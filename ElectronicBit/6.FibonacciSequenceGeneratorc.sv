==> flow/design.v <==
module Fibonacci_generator #(parameter
  DATA_WIDTH=32
) (
  input clk,
  input resetn,
  output [DATA_WIDTH-1:0] out
);
reg [DATA_WIDTH-1:0] prev1, prev2;
  always @(posedge clk or negedge resetn) begin
    if (!resetn) begin
      prev1 <= 1;
      prev2 <= 1;
    end else begin
      prev1 <= prev1 + prev2;
      prev2 <= prev1;
    end
  end
  assign out = prev2;
endmodule
* From RTL to reports: Fibonacci_generator
What the tools print for Fibonacci_generator, step after step.
Line numbers count from 1 in the design file above.
Operators carry their Yosys type and port widths (W data, S select, Z words).
The mark -- stands for no value.
- Top module :: Fibonacci_generator
- Clock :: clk
- Standard-cell library :: sky130hd
- Timing corner :: tt_025C_1v80

* Word level
Yosys after proc, flatten, opt, wreduce and memory -nomap, before mapping. Enables and synchronous resets that opt folds into registers are not counted as muxes. Memory bits, and registers merged into a memory's read port (data or address), are not among the register bits. Print and check cells are not counted. Equal cells are merged and count once.
- Register bits :: 64
- Latch bits :: 0
- Memory bits (writable) :: 0
- ROM bits :: 0
- Word width x clocked read ports :: 0
- Memory cells :: 0
- Input port bits :: 2
- Output and inout bits :: 32
- Cells after elaboration :: 3
- Add/sub/neg operators :: 1
- $mul :: 0
- Divide/modulo/power cells :: 0
- $lt $le $gt $ge :: 0
- Equal/unequal tests :: 0
- Shifts and indexed selects :: 0
- Muxes and demuxes :: 0
- Bitwise gates (word level) :: 0
- Reduce/logical cells :: 0
** Operators by type and width (count)
- $add A32 B32 Y32 :: 1

* Longest topological paths
Depth = most cells in a row (Yosys ltp): at word level without a register or memory, in the mapped netlist without a sequential cell, where the memories' decode and read muxes count.
- Depth in word-level cells :: 1
- ABC_AREA :: 1
- Depth in mapped cells :: 12
- Mapped depth without buffers :: 12

* Netlist
Yosys stat after the flow's synthesis: flattened, memories mapped to cells. It holds for the ABC_AREA given above (unset counts as 0); a run with the other value may have another netlist.
The area totals of this step are shown rounded.
- Cells in the netlist :: 558
- Chip area (Yosys) :: 3990 sq um
- Sequential area :: 1600 sq um
- Mapped flip-flops :: 64
- Buffer cells :: 0
** Cells by type (count)
- sky130_fd_sc_hd__dfrtp_1 :: 62
- sky130_fd_sc_hd__nand2_1 :: 221
- sky130_fd_sc_hd__inv_1 :: 109
- sky130_fd_sc_hd__ha_1 :: 31
- sky130_fd_sc_hd__nor2_1 :: 38
- sky130_fd_sc_hd__xor2_1 :: 14
- sky130_fd_sc_hd__nand3_1 :: 23
- sky130_fd_sc_hd__a21oi_1 :: 19
- sky130_fd_sc_hd__nand2_2 :: 14
- sky130_fd_sc_hd__dfstp_2 :: 2
- sky130_fd_sc_hd__nand3_2 :: 4
- sky130_fd_sc_hd__fa_1 :: 1
- sky130_fd_sc_hd__nor3_2 :: 2
- sky130_fd_sc_hd__nand4_1 :: 3
- sky130_fd_sc_hd__xnor2_1 :: 2
- sky130_fd_sc_hd__nor3_1 :: 3
- sky130_fd_sc_hd__o21bai_1 :: 2
- sky130_fd_sc_hd__nor2_2 :: 2
Other cell types: 4; their cells: 6.

* Worst setup path after synthesis
OpenSTA on the mapped netlist: ideal clock, no wires. The path of least setup slack (recovery checks aside). Input and output delay are each 20% of the period. Register names are those of the netlist, which keeps one name where synthesis merged equal registers.
- Path kind :: reg-to-reg
- From :: reg prev2[0]
- To :: reg prev1[28]
- Period :: 3920 ps
- Library setup time :: 117 ps
- Launch time at the first pin :: 0 ps
- Arrival :: 1671 ps
- Required time :: 3803 ps
- Path slack :: 2132 ps
- Delay of the path :: 1788 ps
- Stages on the path :: 13
- Synthesis period reached :: 1788 ps
"delay of the path" = arrival - input delay + setup time.
"stages on the path" counts driving pins, that of a launching flip-flop among them; a cell with two outputs on the path counts twice.
"synthesis period reached" = period - worst setup slack (recovery checks aside). The figure is calculated, with input and output delays left at 20% of the set period.
The rows between start and end are the longest chain of elaborated cells between them; the timing report does not say that the signal goes this way. Where chains are equally long, one stands for them.
Each line given opens the expression or statement behind the cell; cells for indexed reads and writes are added by Yosys, which also makes memories of some case tables.
- Cells stage by stage :: sky130_fd_sc_hd__dfstp_2 > sky130_fd_sc_hd__ha_1 > sky130_fd_sc_hd__fa_1 > sky130_fd_sc_hd__nand3_1 > sky130_fd_sc_hd__nand3_2 > sky130_fd_sc_hd__nand2_1 > sky130_fd_sc_hd__nand2_2 > sky130_fd_sc_hd__nand2_1 > sky130_fd_sc_hd__nand2_2 > sky130_fd_sc_hd__nand2_1 > sky130_fd_sc_hd__nand2_1 > sky130_fd_sc_hd__nand2_1 > sky130_fd_sc_hd__nand2_1
- Cells in the longest elaborated chain :: 1
- Elaborated cells on any way between the ends :: 1
- Classes of those cells :: add/sub: 1
** RTL lines, path after synthesis
- start: declaration :: line 8 : reg [DATA_WIDTH-1:0] prev1, prev2;
- start: assignment :: line 12 : prev2 <= 1;
- start: assignment :: line 15 : prev2 <= prev1;
- $add A32 B32 Y32 :: line 14 : prev1 <= prev1 + prev2;
- end: assignment :: line 11 : prev1 <= 1;
- end: assignment :: line 14
- end: declaration :: line 8

* Timing after layout
Path of least setup slack in the final report of run 1 (OpenROAD, finished layout, wires in). Where an end is a register, its clock arrival counts in the times.
The report prints the path's times to 10 ps; the period is as set.
- Path kind :: reg-to-reg
- From :: reg prev2[0]
- To :: reg prev1[28]
- Period :: 2170 ps
- Library setup time :: 110 ps
- Launch time at the first pin :: 340 ps
- Arrival :: 2160 ps
- Required time :: 2400 ps
- Path slack :: 250 ps
- Stages on the path :: 13
The rows between start and end are the longest chain of elaborated cells between them; the timing report does not say that the signal goes this way. Where chains are equally long, one stands for them.
- Cells stage by stage :: sky130_fd_sc_hd__dfstp_2 > sky130_fd_sc_hd__ha_1 > sky130_fd_sc_hd__fa_2 > sky130_fd_sc_hd__nand3_1 > sky130_fd_sc_hd__nand3_2 > sky130_fd_sc_hd__nand2_1 > sky130_fd_sc_hd__nand2_2 > sky130_fd_sc_hd__nand2_1 > sky130_fd_sc_hd__nand2_2 > sky130_fd_sc_hd__nand2_1 > sky130_fd_sc_hd__nand2_1 > sky130_fd_sc_hd__nand2_1 > sky130_fd_sc_hd__nand2_1
- Cells in the longest elaborated chain :: 1
- Elaborated cells on any way between the ends :: 1
- Classes of those cells :: add/sub: 1
** RTL lines, path after layout
- start: declaration :: line 8 : reg [DATA_WIDTH-1:0] prev1, prev2;
- start: assignment :: line 12 : prev2 <= 1;
- start: assignment :: line 15 : prev2 <= prev1;
- $add A32 B32 Y32 :: line 14 : prev1 <= prev1 + prev2;
- end: assignment :: line 11 : prev1 <= 1;
- end: assignment :: line 14
- end: declaration :: line 8

Add stored flow runs of Fibonacci_generator

Measured results for Fibonacci_generator: 2 stored runs of the Yosys and OpenROAD flow on sky130hd. The settings differ; the order carries no meaning. The constraints put input and output delay at 20% of the set period each and load the outputs with 0.01 pF.
"critical path time" = time allowed to the worst setup path (clock period - input delay - output delay, where it has them) - its slack; a late launch clock adds to it, a late capture clock takes from it.
"total power after layout": no workload was simulated; the value follows from the tool's default switching activity.
"critical path time" is given in steps of 10 ps.
The measured numbers are rounded.

** Run 1
- Settings :: period_ns=2.17; CORE_UTILIZATION=31; PLACE_DENSITY=0.47; CORE_MARGIN=9; CELL_PAD_IN_SITES_DETAIL_PLACEMENT=1; TNS_END_PERCENT=55; ABC_AREA=1; CTS_CLUSTER_DIAMETER=267; SLEW_MARGIN=20; MIN_ROUTING_LAYER=met1; MAX_ROUTING_LAYER=met4; CAP_MARGIN=20
- Synthesized cell area :: 3990 sq um
- Area inside the die boundary :: 17300 sq um
- Standard-cell area after layout :: 4850 sq um
- Utilization after routing :: 0.384
- Setup slack of the worst path :: 248 ps
- Total negative setup slack :: 0 ps
- Total power after layout :: 2690 uW
- Critical path time :: 1920 ps
- Type of the worst setup path :: reg-to-reg

** Run 2
- Settings :: period_ns=3.2; CORE_UTILIZATION=51; SETUP_SLACK_MARGIN=-0.08; PLACE_DENSITY_LB_ADDON=0.23; TNS_END_PERCENT=75; GPL_TIMING_DRIVEN=0; GPL_ROUTABILITY_DRIVEN=0; CTS_CLUSTER_SIZE=23; CAP_MARGIN=5; CORE_MARGIN=2; SLEW_MARGIN=20
- Synthesized cell area :: 3350 sq um
- Area inside the die boundary :: 7240 sq um
- Standard-cell area after layout :: 4010 sq um
- Utilization after routing :: 0.631
- Setup slack of the worst path :: 609 ps
- Total negative setup slack :: 0 ps
- Total power after layout :: 1550 uW
- Critical path time :: 2590 ps
- Type of the worst setup path :: reg-to-reg
